==> flow/design.v <==
`timescale 1ns / 1ps
module elevator_statemachine(
       input outer_button,
       input[1:0] inner_button,
       input clk,
		 input reset,
		 input[1:0] state,
		 output reg[1:0] state_nxt,
		 output reg op_a,
output reg op_b,
output reg op_c,
output reg op_d,
output reg op_e,
output reg op_f,
output reg op_g,
output reg op_h,
output reg op_i,
output reg op_j
    );
reg[1:0] state_a=00;
reg[1:0] state_b=01;
reg[1:0] state_c=10;
reg[1:0] state_d=11;
always@(posedge clk)
  begin
if((outer_button==0||outer_button==1)&(inner_button[1]==0)&(inner_button[0]==0))
      op_a=1;
	 else
	 op_a=0;
	 if((outer_button==0||outer_button==1)&(inner_button[1]==0)&(inner_button[0]==1))
      op_b=1;
	 else
	 op_b=0;
	 if((outer_button==0||outer_button==1)&(inner_button[1]==1)&(inner_button[0]==0))
      op_c=1;
	 else
	 op_c=0;
	 if((outer_button==0||outer_button==1)&(inner_button[1]==1)&(inner_button[0]==1))
      op_d=1;
	 else
	 op_d=0;
	 if((outer_button==1)&(inner_button[1]==0)&(inner_button[0]==1))
      op_e=1;
	 else
	 op_e=0;
	 if((outer_button==1)&(inner_button[1]==1)&(inner_button[0]==0))
      op_f=1;
	 else
	 op_f=0;
	 if((outer_button==1)&(inner_button[1]==1)&(inner_button[0]==1))
      op_g=1;
	 else
	 op_g=0;
	 if((outer_button==0)&(inner_button[1]==0)&(inner_button[0]==0))
      op_h=1;
	 else
	 op_h=0;
	 if((outer_button==0)&(inner_button[1]==0)&(inner_button[0]==1))
      op_i=1;
	 else
	 op_i=0;
	 if((outer_button==0)&(inner_button[1]==1)&(inner_button[0]==0))
      op_j=1;
	 else
	 op_j=0;
end
always@(posedge clk)
  begin
   if(state==state_a)
	begin  
		if(op_a)
	   state_nxt=state_a;
		else if(op_e)
	   state_nxt=state_b;
		else if(op_f)
	   state_nxt=state_c;
		else if(op_g)
	   state_nxt=state_d;
	 end
	 else if(state==state_b)
	 begin
		if(op_h)
	   state_nxt=state_a;
		else if(op_b)
	   state_nxt=state_b;
		else if(op_f)
	   state_nxt=state_c;
		else if(op_g)
	   state_nxt=state_d;
	 end
	 else if(state==state_c)
	 begin
		if(op_h)
	   state_nxt=state_a;
		else if(op_i)
	   state_nxt=state_b;
		else if(op_c)
	   state_nxt=state_c;
		else if(op_g)
	   state_nxt=state_d;
	 end
	 else if(state==state_d)
	 begin
		if(op_h)
	   state_nxt=state_a;
		else if(op_i)
	   state_nxt=state_b;
		else if(op_j)
	   state_nxt=state_c;
		else if(op_d)
	   state_nxt=state_d;
	 end	
  end
endmodule
### From RTL to reports: elevator_statemachine

The steps from the RTL of elevator_statemachine to its reports follow in flow order.
Line numbers count from 1 in the design file above.
Library cell names are shortened.
Not given: -

| set-up | value |
|---|---|
| design top | elevator_statemachine |
| clock input | clk |
| library | sky130hd |
| corner | tt_025C_1v80 |

### Elaborated design

Counts by Yosys on the flattened word-level netlist (proc, flatten, opt, wreduce; memories kept). Register bits leave out memories and registers merged into their read ports (data or address). Print and check cells are left out. Cells with the same type and inputs are merged into one.

| word-level totals | value |
|---|---|
| bits in registers | 12 |
| bits in latches | 0 |
| bits in writable memories | 0 |
| memory bits (read-only) | 0 |
| clocked read ports x word width | 0 |
| memories kept | 0 |
| bits of input ports | 7 |
| output and inout bits | 12 |
| elaborated cells | 62 |

| operators by class | value |
|---|---|
| $add $sub $neg | 0 |
| multipliers | 0 |
| divide/modulo/power cells | 0 |
| order comparisons | 0 |
| equal/unequal tests | 3 |
| shift-type cells | 0 |
| mux-type cells | 27 |
| bitwise gates (word level) | 17 |
| reduce/logical cells | 4 |

Operators with widths:

| operator | number |
|---|---|
| 2-bit two-way mux | 17 |
| 1-bit bitwise AND | 14 |
| 1-bit two-way mux | 10 |
| 7-bit nonzero test | 1 |
| 2-bit == test (second input constant) | 2 |
| 4-bit nonzero test | 1 |
| 1-bit NOT | 3 |
| 2-bit by 1-bit == test with 1-bit output (second input constant) | 1 |
| 2-bit logical NOT | 1 |
| 2-bit AND reduction | 1 |

### Longest topological paths

Yosys ltp: most cells in a row. Word level: on the elaborated netlist, between registers, memories and ports. Mapped: between sequential cells and ports; inverters and the memories' decode and read muxes count.

| depth | value |
|---|---|
| depth in word-level cells | 8 |
| ABC_AREA | 0 |
| gate-level depth with buffers | 3 |
| gate-level depth less buffers | 3 |

### Synthesis result

Source: synth_stat.txt of the flow (Yosys; design flattened, memories mapped). It holds for the ABC_AREA given above (unset counts as 0); a run with the other value may have another netlist.

Cells by type:

| cell type | number | area in all (um^2) |
|---|---|---|
| dfxtp_1 | 10 | 200.192 |
| edfxtp_1 | 2 | 60.058 |
| nor2b_1 | 4 | 25.024 |
| and2_1 | 3 | 18.768 |
| o21ai_0 | 3 | 15.014 |
| nor3b_2 | 1 | 12.512 |
| nor3_1 | 2 | 10.01 |
| o21ba_2 | 1 | 10.01 |
| a311oi_1 | 1 | 8.758 |
| nor4b_1 | 1 | 8.758 |
| o311ai_1 | 1 | 8.758 |
| o32ai_1 | 1 | 8.758 |
| and2b_1 | 1 | 7.507 |
| nand3b_1 | 1 | 7.507 |
| nor2_1 | 2 | 7.507 |
| nor3b_1 | 1 | 7.507 |
| o31ai_1 | 1 | 7.507 |
| and3_1 | 1 | 6.256 |

Other cell types: 4; their cells: 4.

| mapped netlist | value |
|---|---|
| cells in the netlist | 41 |
| synthesis area | 0.0004517 mm^2 |
| area of sequential cells | 0.0002602 mm^2 |
| flip-flops | 12 |
| buffer cells | 0 |

### Path before layout

Path of least setup slack by OpenSTA after synthesis, without wires, with an ideal clock, recovery checks aside; 20% of the period is set as input and as output delay. Where synthesis merged equal registers, the netlist keeps one of their names.

| path post-synthesis | value |
|---|---|
| path kind | reg-to-reg |
| start point | register state_nxt[0] |
| end point | register state_nxt[0] |
| clock period | 1.57 ns |
| library setup time | 0.269 ns |
| launch time at the first pin | 0.000 ns |
| arrival time | 0.979 ns |
| data required time | 1.301 ns |
| setup slack | 0.321 ns |
| delay of the path | 1.248 ns |
| stages | 4 |
| buffers on the path | 0 |
| synthesis period reached | 1.249 ns |

"delay of the path" is the arrival time less input delay plus setup time.
"stages" counts driving pins, that of a launching flip-flop among them; a cell with two outputs on the path counts twice.
"synthesis period reached" is the clock period less the worst setup slack; recovery checks do not enter. This is arithmetic on one report: input and output delays are still those of the set period (20% each).
The rows between start and end are the longest chain of elaborated cells between them; the timing report does not say that the signal goes this way. Where chains are equally long, one stands for them.
Each line given opens the expression or statement behind the cell; cells for indexed reads and writes are added by Yosys, which also makes memories of some case tables.
At most two assigning lines are given for a register; there are more.

| on the way, post-synthesis | value |
|---|---|
| cell sequence | edfxtp_1 or2_0 a311oi_1 o311ai_1 |
| cells in the longest elaborated chain | 7 |
| elaborated cells between the ends (all ways) | 12 |
| those cells by class | 12 x mux |

RTL lines, path post-synthesis:

| item | line | RTL |
|---|---|---|
| from (decl) | 8 | `output reg[1:0] state_nxt,` |
| from (assign) | 72 | `state_nxt=state_a;` |
| from (assign) | 74 | `state_nxt=state_b;` |
| 2-bit two-way mux | 99 | `else if(op_g)` |
| 2-bit two-way mux | 97 | `else if(op_c)` |
| 2-bit two-way mux | 95 | `else if(op_i)` |
| 2-bit two-way mux | 93 | `if(op_h)` |
| 2-bit two-way mux | 91 | `else if(state==state_c)` |
| 2-bit two-way mux | 80 | `else if(state==state_b)` |
| 2-bit two-way mux | 69 | `if(state==state_a)` |
| to (assign) | 72 |  |
| to (assign) | 74 |  |
| to (decl) | 8 |  |

### Worst path after layout

Path of least setup slack in the final report of run 1 (OpenROAD, finished layout, wires in). Where an end is a register, its clock arrival counts in the times.

| path after layout | value |
|---|---|
| path kind | reg-to-reg |
| start point | register state_nxt[0] |
| end point | register state_nxt[0] |
| clock period | 1.08 ns |
| library setup time | 0.26 ns |
| launch time at the first pin | 0.26 ns |
| arrival time | 1.22 ns |
| data required time | 1.09 ns |
| setup slack | -0.14 ns |
| stages | 4 |
| buffers on the path | 0 |

The rows between start and end are the longest chain of elaborated cells between them; the timing report does not say that the signal goes this way. Where chains are equally long, one stands for them.
At most two assigning lines are given for a register; there are more.

| on the way, after layout | value |
|---|---|
| cell sequence | edfxtp_1 or2_0 a311oi_1 o311ai_1 |
| cells in the longest elaborated chain | 7 |
| elaborated cells between the ends (all ways) | 12 |
| those cells by class | 12 x mux |

RTL lines, path after layout:

| item | line | RTL |
|---|---|---|
| from (decl) | 8 | `output reg[1:0] state_nxt,` |
| from (assign) | 72 | `state_nxt=state_a;` |
| from (assign) | 74 | `state_nxt=state_b;` |
| 2-bit two-way mux | 99 | `else if(op_g)` |
| 2-bit two-way mux | 97 | `else if(op_c)` |
| 2-bit two-way mux | 95 | `else if(op_i)` |
| 2-bit two-way mux | 93 | `if(op_h)` |
| 2-bit two-way mux | 91 | `else if(state==state_c)` |
| 2-bit two-way mux | 80 | `else if(state==state_b)` |
| 2-bit two-way mux | 69 | `if(state==state_a)` |
| to (assign) | 72 |  |
| to (assign) | 74 |  |
| to (decl) | 8 |  |

Module elevator_statemachine, platform sky130hd: 2 stored runs of the flow (Yosys, OpenROAD) with differing settings, in no particular order. Input and output delays are each 20% of the period that was set; the output load is 0.01 pF.
"achieved period" = clock period - worst setup slack. The figure is calculated, with input and output delays left at 20% of the set period.
"worst setup path time": the worst setup path's part of the clock period (all of it between registers, 20% less for each end at a port) less its slack. A launch clock that arrives late makes it longer, a capture clock that arrives late makes it shorter.
By "total power of the final layout" is meant OpenSTA's value without simulated activity: inputs other than the clock are taken to toggle once in ten clock periods, and the tool carries that through the logic.

#### Run 1

| setting | value |
|---|---|
| period_ns | `1.08` |
| CORE_UTILIZATION | `23` |
| PLACE_DENSITY | `0.7` |
| GPL_TIMING_DRIVEN | `1` |
| MAX_ROUTING_LAYER | `met5` |
| CAP_MARGIN | `20` |
| CORE_MARGIN | `2` |
| SLEW_MARGIN | `20` |

| result | value |
|---|---|
| worst setup path time | 1.22 ns |
| class of the worst setup path | reg-to-reg |
| standard-cell area of the final layout | 0.0007244 mm^2 |
| worst setup slack after layout | -0.136 ns |
| setup total negative slack | -0.179 ns |
| worst hold slack in the final report | 0.550 ns |
| achieved period | 1.216 ns |
| post-layout utilization | 38.1 % |
| total die area | 0.0023343 mm^2 |
| synthesis area | 0.0004517 mm^2 |
| total power of the final layout | 1023 µW |

#### Run 2

| setting | value |
|---|---|
| period_ns | `1.39` |
| CORE_UTILIZATION | `65` |
| CAP_MARGIN | `20` |
| CORE_MARGIN | `2` |
| SLEW_MARGIN | `20` |

Stopped before the end: floorplanning reported PDN-0185.
